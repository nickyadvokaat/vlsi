==> flow/design.v <==
`timescale 1ns / 1ps
module filter #(parameter NR_STAGES = 32,
				parameter DWIDTH = 16,
				parameter DDWIDTH = 2*DWIDTH,
				parameter CWIDTH = NR_STAGES * DWIDTH)
			   (input  clk,
				input  rst,
				output req_in,
				input  ack_in,
				input  [0:DWIDTH-1] data_in,
				output req_out,
				input  ack_out,
				output [0:DWIDTH-1] data_out,
				input  [0:CWIDTH-1] h_in);
	reg req_out_buf;
	assign req_out = req_out_buf;
	reg req_in_buf;
	assign req_in = req_in_buf;
	reg [0:5] stage;  
	reg signed [0:DWIDTH-1] in [0:NR_STAGES-1];  
	reg signed [0:DDWIDTH-1] sum;  
	reg signed [0:DDWIDTH-1] acc;  
	reg signed [0:DWIDTH-1] out;
	assign data_out = out;
	reg [0:5] i;
	always @(posedge clk)
	begin
		if (rst)
		begin
			req_in_buf <= 0;
			req_out_buf <= 0;
			sum <= 0;
			acc <= 0;
			stage <= 0;
		end
		else
		begin
			if (req_in && ack_in)
			begin
				sum <= 0;
				acc <= 0;
				in[0] <= data_in;
				for (i = 0; i < NR_STAGES - 1; i = i + 1)
				begin
					in[i + 1] <= in[i];
				end
				req_in_buf <= 0;
			end
			if (req_out && ack_out)
			begin
				req_out_buf <= 0;
			end
			if (!req_in && !req_out && !ack_in && !ack_out)
			begin   
				if (stage == NR_STAGES)
				begin
					req_in_buf <= 1;
					req_out_buf <= 1;
					out <= sum + acc;
					stage <= 0;
				end
				else
				begin
					acc <= (in[stage] * $signed(h_in[stage*DWIDTH+:DWIDTH])) >> DWIDTH;
					sum <= sum + acc;
					stage <= stage + 1;
				end
			end
		end
	end
endmodule
# == From RTL to reports: filter ==
# Tool output for the design above, in the order of the flow.
# Line numbers count from 1 in the design file above.
# Cell names lack the library's common part.
# The mark -- stands for no value.
# setup
top_module,filter
clock_port,clk
lib,sky130hd
corner,tt_025C_1v80

# == Elaborated design ==
# Counts by Yosys on the flattened word-level netlist (proc, flatten, opt, wreduce). Print and check cells are left out. Cells with the same type and inputs are merged into one.
# bits
regBits,600
out_inout_bits,18
wordCells,105
# classes
n_mul,1
shifts,1
equal,32
reduce_and_logical,12
n_addsub,3
bitwise,1
n_mux,17
# op_table
op,n
multiplier 16 x 16 -> 32 bit,1
indexed select 512 x 11 -> 16 bit,1
case mux 16 bit (select 32 bit),1
two-way mux 32 bit,6
== test 5 bit (second input constant),16
two-way mux 16 bit,3
== test 5 x 4 -> 1 bit (second input constant),8
adder 32 bit,1
== test 5 x 3 -> 1 bit (second input constant),4
subtractor 9 x 10 -> 11 bit (first input constant),1
== test 5 x 2 -> 1 bit (second input constant),2
adder 6 x 1 -> 6 bit (second input constant),1
== test 6 bit (second input constant),1
two-way mux 6 bit,1
two-way mux 1 bit,6
logical AND 1 bit,5
== test 5 x 1 -> 1 bit (second input constant),1
logical NOT 5 bit,1
logical NOT 1 bit,4
AND reduction 3 bit,1
AND reduction 2 bit,1
NOT 1 bit,1

# == Depth ==
# Yosys ltp: most cells in a row. Word level: on the elaborated netlist, between registers, memories and ports. Mapped: between sequential cells and ports; inverters and the memories' decode and read muxes count.
# logic_depth
depth_word,9
abc_area,0
ltp_mapped,43

# == Netlist ==
# The flow's flattened synthesis, as Yosys stat reports it; memories are mapped. The netlist is that of the ABC_AREA named above (0 if unset); the other value can give another one.
# types
cell_type,n
edfxtp_1,528
fa_1,263
mux4_2,157
ha_1,99
inv_1,308
dfxtp_1,40
and2_1,111
nand2_1,175
a22oi_1,85
a221oi_1,67
a22o_1,59
a21oi_1,73
clkbuf_1,97
nor2_1,81
nand3_1,49
xnor2_1,26
mux2i_1,20
nand4_1,31
# Not listed: further types 65, cells in them 296.
# mapped
cell_count,2565
n_buf,154
ff_cells,568
synth_area_um2,35037.4
seqArea_um2,16656.0

# == Timing after synthesis ==
# Path of least setup slack by OpenSTA after synthesis, without wires, with an ideal clock, recovery checks aside; 20% of the period is set as input and as output delay. Where synthesis merged equal registers, the netlist keeps one of their names.
# synth_timing
kind,in2reg
from,input port rst
to,register in[0][0]
required_ns,48.398
setup_slack_ns,16.823
launch_ns,9.960
period_ns,49.8
setup_ns,1.402
in_delay_ns,9.960
arrival_ns,31.575
delay_ns,23.017
path_stages,3
synth_period_reached_ns,32.977
# "delay_ns" = arrival - input delay + setup time.
# "path_stages" counts driving pins, that of a launching flip-flop among them; a cell with two outputs on the path counts twice.
# "synth_period_reached_ns" = period - worst setup slack (recovery checks aside). The figure is calculated, with input and output delays left at 20% of the set period.
# The rows between start and end are the longest chain of elaborated cells between them; the timing report does not say that the signal goes this way. Where chains are equally long, one stands for them.
# A line is the first line of the expression or statement that the cell stems from. Yosys adds cells for indexed reads and writes and turns some case tables into memories.
# synth_between
cell_sequence,clkbuf_1 > clkbuf_1 > nor2_1
elab_chain_cells,2
cells_between,2
lines_between,0
# synth_rtl
item,line,source
"start, declared",7,"input rst,"
NOT 1 bit,--,
AND reduction 2 bit,--,
"end, assigned",42,in[0] <= data_in;
"end, declared",20,reg signed [0:DWIDTH-1] in [0:NR_STAGES-1];

# == Worst path after layout ==
# Path of least setup slack in the final report of flow run 1 (OpenROAD, finished layout, wires in). Where an end is a register, its clock arrival counts in the times.
# layout_timing
kind,reg2reg
from,register stage[4]
to,register acc[19]
required_ns,22.44
setup_slack_ns,9.17
launch_ns,0.64
path_stages,43
arrival_ns,13.26
setup_ns,0.11
period_ns,21.9
# The rows between start and end are the longest chain of elaborated cells between them; the timing report does not say that the signal goes this way. Where chains are equally long, one stands for them.
# A register here has more assigning lines than the two given.
# layout_between
cell_sequence,dfxtp_1 > buf_4 > buf_6 > buf_2 > buf_1 > clkbuf_2 > inv_1 > ha_1 > clkbuf_1 > o31ai_1 > a21oi_1 > a21oi_1 > nand3b_1 > clkbuf_1 > clkbuf_2 > o22a_1 > clkbuf_1 > and2_1 > [... 7 more ...] > inv_1 > fa_1 > inv_1 > fa_1 > inv_1 > ha_1 > a21o_1 > a21oi_1 > nor2b_1 > o21ai_0 > nand2b_1 > a221oi_1 > o21ai_0 > o21a_1 > o21ai_2 > o21ai_1 > xor2_1 > a22o_1
elab_chain_cells,8
cells_between,42
lines_between,4
# layout_rtl
item,line,source
"start, declared",19,reg [0:5] stage;
"start, assigned",34,stage <= 0;
"start, assigned",66,stage <= stage + 1;
== test 5 bit,64,acc <= (in[stage] * $signed(h_in[stage*DWIDTH+:DWIDTH])) >> DWIDTH;
case mux 16 bit (select 32 bit),64,
two-way mux 16 bit,55,if (stage == NR_STAGES)
two-way mux 16 bit,53,if (!req_in && !req_out && !ack_in && !ack_out)
two-way mux 16 bit,28,if (rst)
multiplier 16 x 16 -> 32 bit,64,
two-way mux 32 bit,55,
two-way mux 32 bit,53,
"end, assigned",41,acc <= 0;
"end, assigned",64,
"end, declared",22,reg signed [0:DDWIDTH-1] acc;

Ticket comment

Flow measurements of filter on sky130hd: 2 stored runs with different settings, listed in no order. Input and output delays are each 20% of the period that was set; the output load is 0.01 pF.
By "timing.achieved_period_ns" is meant the clock period of the run minus its worst setup slack. This is arithmetic on one report: input and output delays are still those of the set period (20% each).
By "worst_path_allowed_less_slack_ns" is meant the share of the clock period that the worst setup path is allowed (20% is reserved at inputs, 20% at outputs), minus its slack. Clock arrival times at its registers enter into it.
By "fin_power_w" is meant OpenSTA's value without simulated activity: inputs other than the clock are taken to toggle once in ten clock periods, and the tool carries that through the logic.

Flow run 1, flow files:
==> flow/run.sh <==
#!/bin/bash
# the make line also repeats the synthesis and layout settings of config.mk as NAME=value (left out here)
make -C /OpenROAD-flow-scripts/flow DESIGN_CONFIG=/design/flow/config.mk WORK_HOME=/design/flow/orfs CLKGATE_MAP_FILE= finish
==> flow/config.mk <==
export PLATFORM = sky130hd
export DESIGN_NAME = filter
export DESIGN_NICKNAME = filter
export VERILOG_FILES = /design/flow/design.v
export SDC_FILE = /design/flow/constraint.sdc
export NUM_CORES = 4
export LEC_CHECK = 0
export CAP_MARGIN = 20
export CELL_PAD_IN_SITES_GLOBAL_PLACEMENT = 2
export CORE_MARGIN = 2
export CORE_UTILIZATION = 25
export GPL_TIMING_DRIVEN = 0
export PLACE_DENSITY = 0.35
export SETUP_SLACK_MARGIN = 3.64
export SLEW_MARGIN = 20
==> flow/constraint.sdc <==
create_clock -name core_clock -period 21.9 [get_ports {clk}]
set_input_delay 4.3800 -clock core_clock [delete_from_list [all_inputs] [get_ports {clk}]]
set_output_delay 4.3800 -clock core_clock [all_outputs]
set_load 0.01 [all_outputs]

==> results of flow run 1, as CSV <==
result,value
yosys_chip_area_um2,35037.4
design.die.area_um2,143160.0
cell_area_final_um2,45800.2
layout_utilization_pct,32.9
timing.setup.ws_ns,9.173
setup_tns_ns,0.000
final_hold_ws_ns,0.445
fin_power_w,0.008182
timing.achieved_period_ns,12.727
worst_path_allowed_less_slack_ns,12.73
timing.worst_path_kind,"reg2reg"

Flow run 2, flow files:
==> flow/run.sh <==
#!/bin/bash
# the make line also repeats the synthesis and layout settings of config.mk as NAME=value (left out here)
make -C /OpenROAD-flow-scripts/flow DESIGN_CONFIG=/design/flow/config.mk WORK_HOME=/design/flow/orfs CLKGATE_MAP_FILE= finish
==> flow/config.mk <==
export PLATFORM = sky130hd
export DESIGN_NAME = filter
export DESIGN_NICKNAME = filter
export VERILOG_FILES = /design/flow/design.v
export SDC_FILE = /design/flow/constraint.sdc
export NUM_CORES = 4
export LEC_CHECK = 0
export CAP_MARGIN = 25
export CELL_PAD_IN_SITES_DETAIL_PLACEMENT = 2
export CELL_PAD_IN_SITES_GLOBAL_PLACEMENT = 3
export CORE_MARGIN = 2
export CORE_UTILIZATION = 43
export CTS_CLUSTER_DIAMETER = 400
export CTS_CLUSTER_SIZE = 36
export MAX_ROUTING_LAYER = met4
export MIN_ROUTING_LAYER = met1
export PLACE_DENSITY = 0.5
export SLEW_MARGIN = 20
==> flow/constraint.sdc <==
create_clock -name core_clock -period 29.7 [get_ports {clk}]
set_input_delay 5.9400 -clock core_clock [delete_from_list [all_inputs] [get_ports {clk}]]
set_output_delay 5.9400 -clock core_clock [all_outputs]
set_load 0.01 [all_outputs]

==> results of flow run 2, as CSV <==
result,value
yosys_chip_area_um2,35037.4
design.die.area_um2,83781.3
cell_area_final_um2,42638.4
layout_utilization_pct,52.9
timing.setup.ws_ns,15.106
setup_tns_ns,0.000
final_hold_ws_ns,0.473
fin_power_w,0.006009
timing.achieved_period_ns,14.594
worst_path_allowed_less_slack_ns,8.65
timing.worst_path_kind,"in2reg"
